==> flow/design.v <==
module demux2_1(input logic select,
				output logic [1:0] com_an);  
	always_comb begin
		case(select)
			1'b0: com_an = 2'b10;  
			1'b1: com_an = 2'b01;  
			default: com_an = 2'b00;
		endcase
	end
endmodule
module mux #(parameter WIDTH = 4)
			(input logic [WIDTH-1:0] d0, d1,
			input logic s,
			output logic [WIDTH-1:0] out);
	assign out = s ? d1 : d0;
 endmodule 
module seg_disp_write(input logic [3:0] value1, value2, 
                      input logic clk,
                      output logic [6:0] seg_out, 
				      output logic [1:0] anodes);
    logic select;  
    logic [3:0] value;  
    logic [19:0] counter;
    always_ff @(posedge clk) begin  
        counter <= counter + 19'd3;  
    end
    assign select = counter[19];
	mux in(value1, value2, select, value); 
    logic [6:0] seg_intm;
	always_comb begin 
		case(value)
			4'b0000: seg_intm <= 7'b0111111;  
			4'b0001: seg_intm <= 7'b0000110;  
			4'b0010: seg_intm <= 7'b1011011;  
			4'b0011: seg_intm <= 7'b1001111;  
			4'b0100: seg_intm <= 7'b1100110;  
			4'b0101: seg_intm <= 7'b1101101;  
			4'b0110: seg_intm <= 7'b1111101;  
			4'b0111: seg_intm <= 7'b0000111;  
			4'b1000: seg_intm <= 7'b1111111;  
			4'b1001: seg_intm <= 7'b1101111;  
			4'b1010: seg_intm <= 7'b1110111;  
			4'b1011: seg_intm <= 7'b1111100;  
			4'b1100: seg_intm <= 7'b1011000;  
			4'b1101: seg_intm <= 7'b1011110;  
			4'b1110: seg_intm <= 7'b1111001;  
			4'b1111: seg_intm <= 7'b1110001;  
			default: seg_intm <= 7'b1111111;
		endcase 
		seg_out <= ~seg_intm;  
	end
    demux2_1 dm(select, anodes);  
endmodule
# Reports on seg_disp_write
# What the tools print for seg_disp_write, step after step.
# Lines are those of the file above, counted from 1.
# Operators: Yosys type, input widths -> output width; for muxes data width and select width s.
# Cell names lack the library's common part.
# The mark - stands for no value.
# setup
design	seg_disp_write
clk_port	clk
cell_library	sky130hd
lib_corner	tt_025C_1v80

# Word-level counts
# Source: Yosys, flattened and elaborated, memories not mapped. Widths are those after wreduce; folded enables and synchronous resets count as part of the registers. Registers that Yosys merges into a memory's read port (data or address) are not register bits. Print and check cells do not count. Equal cells are merged and count once.
# Yosys's memory passes give these memory sizes; they may raise the number of words (mostly to a power of two), join words into wider ones and drop unused or constant bits.
# word_totals
romBits	112
memories	1
input_bits	9
reg_bits	20
# op_classes
muxes	2
add_sub_neg	1
logic	2
# mem_list
name	size	word_bits	rd	wr	line_no	source
(name not given)	16	7	1	0	31	case(value)
# ops
operator	count
$add 20x2->20 const B	1
$not 7->7	1
$pmux 2 s2	1
$mux 4	1
$not 1->1	1

# Logic depth
# Yosys ltp: most cells in a row. Word level: on the elaborated netlist, between registers, memories and ports. Mapped: between sequential cells and ports; inverters and the memories' decode and read muxes count.
# logic_depth
ltp_word	2
ABC_AREA	0
ltp_mapped	6

# Synthesis result
# Source: synth_stat.txt of the flow (Yosys; design flattened, memories mapped). It holds for the ABC_AREA given above (unset counts as 0); a run with the other value may have another netlist.
# Totals and module areas in this step are rounded.
# by_type
cell	count
dfxtp_1	20
xnor2_1	14
ha_1	7
mux2i_4	3
nand2_1	13
nand3_1	7
xor2_1	4
buf_6	2
inv_1	6
mux2i_1	2
nand4_1	3
nor3_4	1
nor2_1	4
mux2i_2	1
and3_1	2
nand4_2	1
nor2_2	2
nor4_2	1
# Other cell types: 16; their cells: 19.
# mapped
yosys_area_mm2	0.00111
cells	112
sequential_area_mm2	0.0004
ffs	20
# By module: a second synthesis without flattening, with its own total; a netlist apart from the flattened one above.
# hier_totals
hier_cells	108
area_unflattened_mm2	0.00105
# Rows give one instance, submodules left out.
# by_module
mod	n_inst	mod_area_mm2	cells	seq_area_mm2
seg_disp_write	1	0.000996	102	0.0004
mux	1	0.000045	4	0
demux2_1	1	0.0000113	2	0

# Worst setup path after synthesis
# Path of least setup slack by OpenSTA after synthesis, without wires, with an ideal clock, recovery checks aside; 20% of the period is set as input and as output delay. Where synthesis merged equal registers, the netlist keeps one of their names.
# synth_path
kind	reg2out
from	register counter[19]
to	output port seg_out[2]
delay_ps	1511
path_stages	6
arrival_time_ps	1511
slack_ps	57
period_ps	1960
synth_period_reached_ps	1903
# "delay_ps" is the arrival time less input delay plus setup time.
# At an output port there is no setup time.
# "path_stages": output pins that drive a net of the path, with the launching flip-flop's if there is one; two outputs of one cell count as two.
# "synth_period_reached_ps" = period - worst setup slack (recovery checks aside). The figure is calculated, with input and output delays left at 20% of the set period.
# Between the ends stands the longest chain of elaborated cells between them, by number of cells; it is not shown to be the way that was timed. Of several equally long chains one is given.
# A line is the first line of the expression or statement that the cell stems from. Yosys adds cells for indexed reads and writes and turns some case tables into memories.
# A memory read counts as a cell of the chain, while the word-level depth stops at memories.
# synth_between
cell_sequence	dfxtp_1 buf_6 mux2i_4 inv_1 ha_1 o31ai_1
elab_chain_len	3
cells_between	3
cone_lines	3
classes_between	mux: 1; logic: 1; memory: 1
# synth_rtl
element	line_no	source
start, declared	23	logic [19:0] counter;
start, assigned	25	counter <= counter + 19'd3;
$mux 4	15	assign out = s ? d1 : d0;
$mem_v2 16x7	31	case(value)
$not 7->7	50	seg_out <= ~seg_intm;
end, declared	19	output logic [6:0] seg_out,

# Worst path after layout
# Path of least setup slack in the final report of flow run 1 (OpenROAD, finished layout, wires in). Where an end is a register, its clock arrival counts in the times.
# The report prints the path's times to 10 ps; the period is as set.
# layout_path
kind	reg2out
from	register counter[19]
to	output port seg_out[2]
slack_ps	10
arrival_time_ps	1960
period_ps	2470
path_stages	7
# Between the ends stands the longest chain of elaborated cells between them, by number of cells; it is not shown to be the way that was timed. Of several equally long chains one is given.
# A memory read counts as a cell of the chain, while the word-level depth stops at memories.
# layout_between
cell_sequence	dfxtp_2 buf_8 mux2i_4 inv_2 ha_4 o31ai_1 clkbuf_2
elab_chain_len	3
cells_between	3
cone_lines	3
classes_between	mux: 1; logic: 1; memory: 1
# layout_rtl
element	line_no	source
start, declared	23	logic [19:0] counter;
start, assigned	25	counter <= counter + 19'd3;
$mux 4	15	assign out = s ? d1 : d0;
$mem_v2 16x7	31	case(value)
$not 7->7	50	seg_out <= ~seg_intm;
end, declared	19	output logic [6:0] seg_out,

Subject: seg_disp_write on sky130hd, stored results

Hello all,

seg_disp_write through Yosys and OpenROAD on sky130hd: 2 stored runs, unordered, with their settings and measured results. The constraints put input and output delay at 20% of the set period each and load the outputs with 0.01 pF.
By "design_power_uw" is meant OpenSTA's value without simulated activity: inputs other than the clock are taken to toggle once in ten clock periods, and the tool carries that through the logic.
The measured numbers are rounded.

Flow run 1, flow files:
==> flow/run.sh <==
#!/bin/bash
# the make line also repeats the synthesis and layout settings of config.mk as NAME=value (left out here)
make -C /OpenROAD-flow-scripts/flow DESIGN_CONFIG=/design/flow/config.mk WORK_HOME=/design/flow/orfs CLKGATE_MAP_FILE= finish
==> flow/config.mk <==
export PLATFORM = sky130hd
export DESIGN_NAME = seg_disp_write
export DESIGN_NICKNAME = seg_disp_write
export VERILOG_FILES = /design/flow/design.v
export SDC_FILE = /design/flow/constraint.sdc
export NUM_CORES = 4
export LEC_CHECK = 0
export ABC_AREA = 0
export CAP_MARGIN = 20
export CORE_ASPECT_RATIO = 1.19
export CORE_MARGIN = 2
export CORE_UTILIZATION = 62
export CTS_CLUSTER_SIZE = 25
export GPL_ROUTABILITY_DRIVEN = 1
export GPL_TIMING_DRIVEN = 0
export MIN_ROUTING_LAYER = met2
export PLACE_DENSITY = 0.45
export SLEW_MARGIN = 20
export TNS_END_PERCENT = 85
==> flow/constraint.sdc <==
create_clock -name core_clock -period 2.47 [get_ports {clk}]
set_input_delay 0.4940 -clock core_clock [delete_from_list [all_inputs] [get_ports {clk}]]
set_output_delay 0.4940 -clock core_clock [all_outputs]
set_load 0.01 [all_outputs]

==> results of flow run 1, as CSV <==
result,value
final_stdcell_area_mm2,0.00147
final_setup_ws_ps,12
layout_utilization_pct,88.6
synthesis_area_mm2,0.00111
die_mm2,0.00215
design_power_uw,603

Flow run 2, flow files:
==> flow/run.sh <==
#!/bin/bash
# the make line also repeats the synthesis and layout settings of config.mk as NAME=value (left out here)
make -C /OpenROAD-flow-scripts/flow DESIGN_CONFIG=/design/flow/config.mk WORK_HOME=/design/flow/orfs CLKGATE_MAP_FILE= finish
==> flow/config.mk <==
export PLATFORM = sky130hd
export DESIGN_NAME = seg_disp_write
export DESIGN_NICKNAME = seg_disp_write
export VERILOG_FILES = /design/flow/design.v
export SDC_FILE = /design/flow/constraint.sdc
export NUM_CORES = 4
export LEC_CHECK = 0
export CAP_MARGIN = 20
export CELL_PAD_IN_SITES_DETAIL_PLACEMENT = 0
export CORE_ASPECT_RATIO = 1.2
export CORE_MARGIN = 2
export CORE_UTILIZATION = 29
export CTS_CLUSTER_DIAMETER = 131
export GPL_TIMING_DRIVEN = 0
export MAX_ROUTING_LAYER = met4
export PLACE_DENSITY = 0.81
export SLEW_MARGIN = 10
export TNS_END_PERCENT = 85
==> flow/constraint.sdc <==
create_clock -name core_clock -period 1.21 [get_ports {clk}]
set_input_delay 0.2420 -clock core_clock [delete_from_list [all_inputs] [get_ports {clk}]]
set_output_delay 0.2420 -clock core_clock [all_outputs]
set_load 0.01 [all_outputs]

==> results of flow run 2, as CSV <==
result,value
final_stdcell_area_mm2,0.00173
final_setup_ws_ps,-759
layout_utilization_pct,47.1
synthesis_area_mm2,0.00111
die_mm2,0.00435
design_power_uw,1380

Thanks
